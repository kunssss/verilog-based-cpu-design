==> flow/design.v <==
`timescale 1ns / 1ps
module reg_group(
    input clk,       
    input rst,	
    input en_in,		
    input [3:0] reg_en,		
    input [15:0] d_in,		
    input [1:0] rd,
    input [1:0] rs,		
    output reg en_out,		
    output reg [15:0] rd_q,
    output reg [15:0] rs_q	
);
wire [15:0] q0, q1, q2, q3 ; 
    register reg0(
            .clk(clk),
            .rst(rst),
            .en(reg_en[0]),                
            .d(d_in),                
            .q(q0)      
            );
    register reg1(
            .clk(clk),
            .rst(rst),
            .en(reg_en[1]),                
            .d(d_in),                
            .q(q1)      
            );
    register reg2(
            .clk(clk),
            .rst(rst),
            .en(reg_en[2]),                
            .d (d_in),                
            .q (q2)      
            );
    register reg3(
            .clk(clk),
            .rst(rst),
            .en(reg_en[3]),                
            .d(d_in),                
            .q(q3)      
            );      
    always @ (posedge clk or negedge rst)
        if (rst == 0) begin
                rd_q <= 0 ; 
                rs_q <= 0 ;    
                en_out <= 0; 
        end
        else begin
            if (en_in == 1) begin
                en_out <= 1 ;   
                case ({rd[1:0], rs[1:0]})
                    4'b0000: begin
                        rd_q <= q0 ;
                        rs_q <= q0 ;
                    end
                    4'b0001: begin
                        rd_q <= q0 ;
                        rs_q <= q1 ;
                    end   
                    4'b0010: begin 
                        rd_q <= q0 ; 
                        rs_q <= q2 ; 
                    end
                    4'b0011: begin      
                        rd_q <= q0;                                                           
                        rs_q <= q3;
                    end        
                    4'b0100: begin      
                        rd_q <= q1;
                        rs_q <= q0;
                    end        
                    4'b0101: begin      
                        rd_q <= q1;
                        rs_q <= q1;
                    end           
                    4'b0110: begin      
                        rd_q <= q1;
                        rs_q <= q2;
                    end   
                    4'b0111: begin      
                        rd_q <= q1;
                        rs_q <= q3;
                    end                   
                    4'b1000: begin      
                        rd_q <= q2 ;
                        rs_q <= q0 ;
                    end     
                    4'b1001: begin            
                        rd_q <= q2 ;     
                        rs_q <= q1 ;         
                    end       
                    4'b1010: begin       
                        rd_q <= q2 ;
                        rs_q <= q2 ;
                    end                 
                    4'b1011: begin       
                        rd_q <= q2 ;
                        rs_q <= q3 ;
                    end  
                    4'b1100: begin       
                        rd_q <= q3 ;
                        rs_q <= q0 ;
                    end               
                    4'b1101: begin         
                        rd_q <= q3 ;    
                        rs_q <= q1 ;          
                    end       
                    4'b1110: begin       
                        rd_q <= q3 ;
                        rs_q <= q2 ;
                    end         
                    4'b1111: begin       
                        rd_q <= q3 ;
                        rs_q <= q3 ;
                    end         
                    default: begin
                        rd_q <= 0 ;
                        rs_q <= 0 ;
                    end
                endcase
            end
            else en_out <= 0 ;
        end
endmodule               
`timescale 1ns / 1ps
module register(
	input clk,
	input rst,
	input en,				
	input [15:0] d,				
	output reg [15:0] q				
);
    always @ (posedge clk or negedge rst) begin
      if (rst == 0) q <= 0 ;
      else 
        if (en == 1) q <= d ; 
        else q <= q ; 
      end
endmodule
Step by step through the tools: reg_group:

What the tools print for reg_group, step after step.
Lines are those of the file above, counted from 1.
Operators: Yosys type, input widths -> output width; for muxes data width and select width s.
Cell names lack the library's common part.
A cell with - has no value.

* design top: reg_group
* clock input: clk
* cell library: sky130hd
* corner: tt_025C_1v80

Word level:

Yosys after proc, flatten, opt, wreduce and memory -nomap, before mapping. Memory bits, and registers merged into a memory's read port (data or address), are not among the register bits. Print and check cells are not counted. Equal cells are merged and count once.

* bits in registers: 97
* bits of input ports: 27
* output and inout bits: 33
* cells after elaboration: 34

* equality and inequality tests: 15
* multiplexer cells: 3
* reduce/logical cells: 9

Operators with widths (count)
* $pmux 16 s4: 2
* $eq 4x4->1 const B: 8
* $reduce_or 4->1: 8
* $eq 4x3->1 const B: 4
* $eq 4x2->1 const B: 2
* $eq 4x1->1 const B: 1
* $logic_not 4->1: 1
* $mux 1: 1

Depth:

Depth = most cells in a row (Yosys ltp): at word level without a register or memory, in the mapped netlist without a sequential cell, where the memories' decode and read muxes count.

* depth after elaboration: 3
* ABC_AREA: 0
* gate-level depth with buffers: 4

Netlist:

The flow's flattened synthesis, as Yosys stat reports it; memories are mapped. The netlist is that of the ABC_AREA named above (0 if unset); the other value can give another one.
The area totals of this step are shown rounded.

* cells in the netlist: 318
* chip area (Yosys): 4650 µm²
* sequential area: 2430 µm²
* flip-flop cells: 97

Cells by type
* dfrtp_1: count 97, area in all 2.43E+03 µm²
* mux2_1: count 64, area in all 720.691 µm²
* mux2i_1: count 64, area in all 640.614 µm²
* o221ai_2: count 20, area in all 300.288 µm²
* nand2b_1: count 32, area in all 200.192 µm²
* o221ai_1: count 12, area in all 105.101 µm²
* buf_6: count 8, area in all 90.086 µm²
* buf_4: count 8, area in all 60.058 µm²
* buf_12: count 2, area in all 40.038 µm²
* buf_2: count 6, area in all 30.029 µm²
* nand2b_2: count 2, area in all 17.517 µm²
* dlymetal6s2s_1: count 1, area in all 12.512 µm²
* nand2_1: count 2, area in all 7.507 µm²

By module: a second synthesis without flattening, with its own total; a netlist apart from the flattened one above.

* cells (unflattened synthesis): 318
* area total of the unflattened synthesis: 4880 µm²

Each row is one instance without its submodules.

Modules
* register: times used 4, cells 34, area 649 µm²
* reg_group: times used 1, cells 182, area 2280 µm²

Timing after synthesis:

OpenSTA on the mapped netlist: ideal clock, no wires. The path of least setup slack (recovery checks aside). Input and output delay are each 20% of the period. Register names are those of the netlist, which keeps one name where synthesis merged equal registers.

* kind: input -> register
* start point: input port reg_en[0]
* end point: register reg0.q[10]
* period: 1.44 ns
* input delay: 0.288 ns
* library setup time: 0.128 ns
* launch time at the first pin: 0.288 ns
* arrival time: 0.939 ns
* required time: 1.312 ns
* path slack: 0.374 ns
* path delay: 0.779 ns
* stages on the path: 3
* path buffers: 2
* synthesis period reached: 1.066 ns

"path delay" is the arrival time less input delay plus setup time.
"stages on the path" counts driving pins, that of a launching flip-flop among them; a cell with two outputs on the path counts twice.
"synthesis period reached" is the clock period less the worst setup slack; recovery checks do not enter. This is arithmetic on one report: input and output delays are still those of the set period (20% each).
At most two assigning lines are given for a register; there are more.

* cells stage by stage: buf_2 -> buf_4 -> mux2_1
* length of the longest elaborated chain: 0

RTL lines, path post-synthesis
* from (decl): line 6 `input [3:0] reg_en,`
* to (assign): line 137 `if (en == 1) q <= d ;`
* to (assign): line 138 `else q <= q ;`
* to (decl): line 132 `output reg [15:0] q`

Worst path after layout:

From the final timing report of run A: the path of least setup slack in the routed layout; clock arrival at registers is part of the times.

* kind: register -> output
* start point: register rs_q[12]
* end point: output port rs_q[12]
* period: 0.688 ns
* launch time at the first pin: 0.34 ns
* arrival time: 0.91 ns
* required time: 0.55 ns
* path slack: -0.36 ns
* stages on the path: 2
* path buffers: 1

At most two assigning lines are given for a register; there are more.

* cells stage by stage: dfrtp_1 -> buf_2
* length of the longest elaborated chain: 0

RTL lines, path after layout
* from (decl): line 12 `output reg [15:0] rs_q`
* from (assign): line 55 `rs_q <= q0 ;`
* from (assign): line 59 `rs_q <= q1 ;`
* to (decl): line 12

## Implementation results

Record of 2 stored runs of the RTL-to-layout flow on reg_group, platform sky130hd. The runs are unordered. Constraints: input delay and output delay 20% of the set period each, output load 0.01 pF.
"period reached": clock period set for the run, less the worst setup slack. It is reckoned from that one timing run; input and output delays stay at 20% of the period that was set.
"critical setup path time" = time allowed to the worst setup path (clock period - input delay - output delay, where it has them) - its slack; a late launch clock adds to it, a late capture clock takes from it.
"power consumption" is the tool's figure for a default switching activity; nothing was simulated.
Measured values are rounded.

### Run A

==> flow/run.sh <==
#!/bin/bash
# the make line also repeats the synthesis and layout settings of config.mk as NAME=value (left out here)
make -C /OpenROAD-flow-scripts/flow DESIGN_CONFIG=/design/flow/config.mk WORK_HOME=/design/flow/orfs CLKGATE_MAP_FILE= finish
==> flow/config.mk <==
export PLATFORM = sky130hd
export DESIGN_NAME = reg_group
export DESIGN_NICKNAME = reg_group
export VERILOG_FILES = /design/flow/design.v
export SDC_FILE = /design/flow/constraint.sdc
export NUM_CORES = 4
export LEC_CHECK = 0
export CAP_MARGIN = 20
export CORE_ASPECT_RATIO = 0.97
export CORE_MARGIN = 2
export CORE_UTILIZATION = 42
export CTS_CLUSTER_SIZE = 49
export GPL_ROUTABILITY_DRIVEN = 1
export GPL_TIMING_DRIVEN = 1
export SLEW_MARGIN = 20
export TNS_END_PERCENT = 35
==> flow/constraint.sdc <==
create_clock -name core_clock -period 0.688 [get_ports {clk}]
set_input_delay 0.1376 -clock core_clock [delete_from_list [all_inputs] [get_ports {clk}]]
set_output_delay 0.1376 -clock core_clock [all_outputs]
set_load 0.01 [all_outputs]

Results of run A:
- Setup total negative slack: -21.2 ns
- Area of the synthesized netlist: 4650 µm²
- Period reached: 1.044 ns
- Power consumption: 16.0 mW
- Area of the die: 11900 µm²
- Utilization after routing: 0.607
- Standard-cell area after layout: 6490 µm²
- Critical setup path time: 0.91 ns
- Type of the worst setup path: register -> output
- Setup slack of the worst path: -0.356 ns

### Run B

==> flow/run.sh <==
#!/bin/bash
# the make line also repeats the synthesis and layout settings of config.mk as NAME=value (left out here)
make -C /OpenROAD-flow-scripts/flow DESIGN_CONFIG=/design/flow/config.mk WORK_HOME=/design/flow/orfs CLKGATE_MAP_FILE= finish
==> flow/config.mk <==
export PLATFORM = sky130hd
export DESIGN_NAME = reg_group
export DESIGN_NICKNAME = reg_group
export VERILOG_FILES = /design/flow/design.v
export SDC_FILE = /design/flow/constraint.sdc
export NUM_CORES = 4
export LEC_CHECK = 0
export CAP_MARGIN = 20
export CELL_PAD_IN_SITES_GLOBAL_PLACEMENT = 3
export CORE_MARGIN = 5
export CORE_UTILIZATION = 38
export GPL_ROUTABILITY_DRIVEN = 0
export GPL_TIMING_DRIVEN = 0
export PLACE_DENSITY_LB_ADDON = 0.2
export SETUP_SLACK_MARGIN = -0.09
export SLEW_MARGIN = 5
==> flow/constraint.sdc <==
create_clock -name core_clock -period 1.31 [get_ports {clk}]
set_input_delay 0.2620 -clock core_clock [delete_from_list [all_inputs] [get_ports {clk}]]
set_output_delay 0.2620 -clock core_clock [all_outputs]
set_load 0.01 [all_outputs]

Results of run B:
- Power consumption: 7.63 mW
- Critical setup path time: 1.06 ns
- Type of the worst setup path: register -> output
- Area of the synthesized netlist: 4650 µm²
- Area of the die: 14600 µm²
- Setup slack of the worst path: -0.014 ns
- Utilization after routing: 0.474
- Setup total negative slack: -0.016 ns
- Period reached: 1.324 ns
- Standard-cell area after layout: 5700 µm²
