==> flow/design.v <==
module alu_mux (
	input clk, 
	input rst, 
	input en_in,
	input [7:0] offset, 
	input [15:0] rd_q,
	input [15:0] rs_q,
	input alu_in_sel,
	output reg [15:0] alu_a,
	output reg [15:0] alu_b,
	output reg en_out
);
	always @ (negedge rst or posedge clk) begin
		if (rst == 1'b0) begin
			alu_a <= 16'b0000_0000_0000_0000 ;
			alu_b <= 16'b0000_0000_0000_0000 ;
			en_out  <= 1'b0;
		end		
		else 
			if (en_in == 1'b1) begin
				alu_a <= rd_q;
				en_out  <= 1'b1;
				if (alu_in_sel == 1'b0) 
					alu_b <= {{8{offset[7]}}, offset[7:0]} ; 
				else 
					alu_b <= rs_q;					
			end
			else en_out  <= 1'b0;
    end
endmodule
* Reports on alu_mux *
What the tools print for alu_mux, step after step.
Lines are those of the file above, counted from 1.
Operators: Yosys type, input widths -> output width; for muxes data width and select width s.
Cell names lack the library's common part.
A cell with - has no value.

inputs
  design top = alu_mux
  clock input = clk
  cell library = sky130hd
  library corner = tt_025C_1v80

* Word-level counts *
Yosys after proc, flatten, opt, wreduce and memory -nomap, before mapping. Enables and synchronous resets that opt folds into registers are not counted as muxes. Memory bits, and registers merged into a memory's read port (data or address), are not among the register bits. Print and check cells are not counted. Equal cells are merged and count once.

storage and ports
  register bits = 33
  bits in latches = 0
  RAM bits = 0
  bits in read-only memories = 0
  clocked read ports x word width = 0
  memories = 0
  output and inout port bits = 33
  cells after elaboration = 5

cells by class
  $add $sub $neg = 0
  multipliers = 0
  div/mod/pow operators = 0
  magnitude comparators = 0
  equality and inequality tests = 0
  shift operators = 0
  mux-type cells = 2
  bitwise operators = 0
  reduce/logical cells = 0

operator list
  operator  count
  $mux 16   1
  $mux 1    1

* Logic depth *
Longest topological path by Yosys (ltp), each cell counted once; first at word level (registers and memories cut), then after technology mapping (sequential cells cut; the memories' decode and read muxes count).

depth
  word-level depth = 1
  ABC_AREA = 1
  mapped depth = 6
  mapped depth without buffers = 5

* After synthesis *
Source: synth_stat.txt of the flow (Yosys; design flattened, memories mapped). It holds for the ABC_AREA given above (unset counts as 0); a run with the other value may have another netlist.

cell types
  type     count  total area (um^2)
  dfrtp_1  33     825.792
  nand2_1  121    454.186
  inv_1    14     52.55
  buf_4    5      37.536
  nand3_1  7      35.034
  buf_6    2      22.522
  inv_4    2      12.512
  nand2_4  1      11.261
  buf_2    2      10.01

synthesis totals
  cell count = 187
  mapped area = 1461.4 um^2
  sequential part of the area = 825.8 um^2
  flip-flop cells = 33
  buffer cells = 9

* Timing after synthesis *
Path of least setup slack by OpenSTA after synthesis, without wires, with an ideal clock, recovery checks aside; 20% of the period is set as input and as output delay. Where synthesis merged equal registers, the netlist keeps one of their names.

timing path after synthesis
  kind = input-to-reg
  start = in alu_in_sel
  end = reg alu_b[11]
  clock period = 0.828 ns
  data arrival time = 0.580 ns
  data required time = 0.711 ns
  slack = 0.132 ns
  path delay = 0.531 ns
  stages = 6
  path buffers = 2
  synthesis period reached = 0.696 ns

"path delay" is the arrival time less input delay plus setup time.
"stages": output pins that drive a net of the path, with the launching flip-flop's if there is one; two outputs of one cell count as two.
"synthesis period reached" is the clock period less the worst setup slack; recovery checks do not enter. This is arithmetic on one report: input and output delays are still those of the set period (20% each).
The rows between start and end are the longest chain of elaborated cells between them; the timing report does not say that the signal goes this way. Where chains are equally long, one stands for them.
A line is the first line of the expression or statement that the cell stems from. Yosys adds cells for indexed reads and writes and turns some case tables into memories.
At most two assigning lines are given for a register; there are more.

on the way, after synthesis
  cells stage by stage = buf_6 -> buf_6 -> nand2_1 -> nand2_1 -> nand2_1 -> nand2_1
  length of the longest elaborated chain = 1
  elaborated cells between the ends (all ways) = 1

RTL lines, path after synthesis
  element      line  source
  from (decl)  8     input alu_in_sel,
  $mux 16      23    if (alu_in_sel == 1'b0)
  to (assign)  24    alu_b <= {{8{offset[7]}}, offset[7:0]} ;
  to (assign)  26    alu_b <= rs_q;
  to (decl)    10    output reg [15:0] alu_b,

* Path in the finished layout *
Path of least setup slack in the final report of job 1 (OpenROAD, finished layout, wires in). Where an end is a register, its clock arrival counts in the times.

timing path post-layout
  kind = reg-to-output
  start = reg alu_b[11]
  end = out alu_b[11]
  clock period = 1.24 ns
  output delay = 0.25 ns
  data arrival time = 0.95 ns
  data required time = 0.99 ns
  slack = 0.04 ns
  stages = 2
  path buffers = 1

At most two assigning lines are given for a register; there are more.

on the way, post-layout
  cells stage by stage = dfrtp_1 -> dlygate4sd2_1
  length of the longest elaborated chain = 0
  elaborated cells between the ends (all ways) = 0

RTL lines, path post-layout
  element        line  source
  from (decl)    10    output reg [15:0] alu_b,
  from (assign)  24    alu_b <= {{8{offset[7]}}, offset[7:0]} ;
  from (assign)  26    alu_b <= rs_q;
  to (decl)      10

Settings and measured results of 2 stored flow runs for module alu_mux (sky130hd), not sorted in any way. The constraints put input and output delay at 20% of the set period each and load the outputs with 0.01 pF.
By "achieved clock period (ns)" is meant the clock period of the run minus its worst setup slack. This is arithmetic on one report: input and output delays are still those of the set period (20% each).
By "finish__power__total" is meant OpenSTA's value without simulated activity: inputs other than the clock are taken to toggle once in ten clock periods, and the tool carries that through the logic.

settings of job 1
{
  "period_ns": 1.24,
  "CORE_UTILIZATION": 18,
  "PLACE_DENSITY_LB_ADDON": 0.09,
  "CORE_MARGIN": 10,
  "CELL_PAD_IN_SITES_GLOBAL_PLACEMENT": 1,
  "ABC_AREA": 1,
  "GPL_ROUTABILITY_DRIVEN": 1,
  "CTS_CLUSTER_DIAMETER": 81,
  "MAX_ROUTING_LAYER": "met5",
  "CAP_MARGIN": 20,
  "SLEW_MARGIN": 20
}
report of job 1
yosys chip area after synthesis (um^2): 1461.4
finish__design__die__area: 12123.1
finish__design__instance__utilization: 0.3186
finish__timing__setup__ws: 0.040
finish__timing__hold__ws: 0.443
finish__power__total: 2.886e-03
achieved clock period (ns): 1.200

settings of job 2
{
  "period_ns": 1.08,
  "CORE_UTILIZATION": 29,
  "PLACE_DENSITY_LB_ADDON": 0.03,
  "CORE_MARGIN": 4,
  "CELL_PAD_IN_SITES_GLOBAL_PLACEMENT": 2,
  "TNS_END_PERCENT": 25,
  "CTS_CLUSTER_SIZE": 73,
  "CTS_CLUSTER_DIAMETER": 275,
  "SLEW_MARGIN": 15,
  "MIN_ROUTING_LAYER": "met2",
  "MAX_ROUTING_LAYER": "met4",
  "CAP_MARGIN": 20
}
report of job 2
yosys chip area after synthesis (um^2): 1514.0
finish__design__die__area: 6440.9
finish__design__instance__utilization: 0.4500
finish__timing__setup__ws: 0.049
finish__timing__hold__ws: 0.287
finish__power__total: 2.964e-03
achieved clock period (ns): 1.031
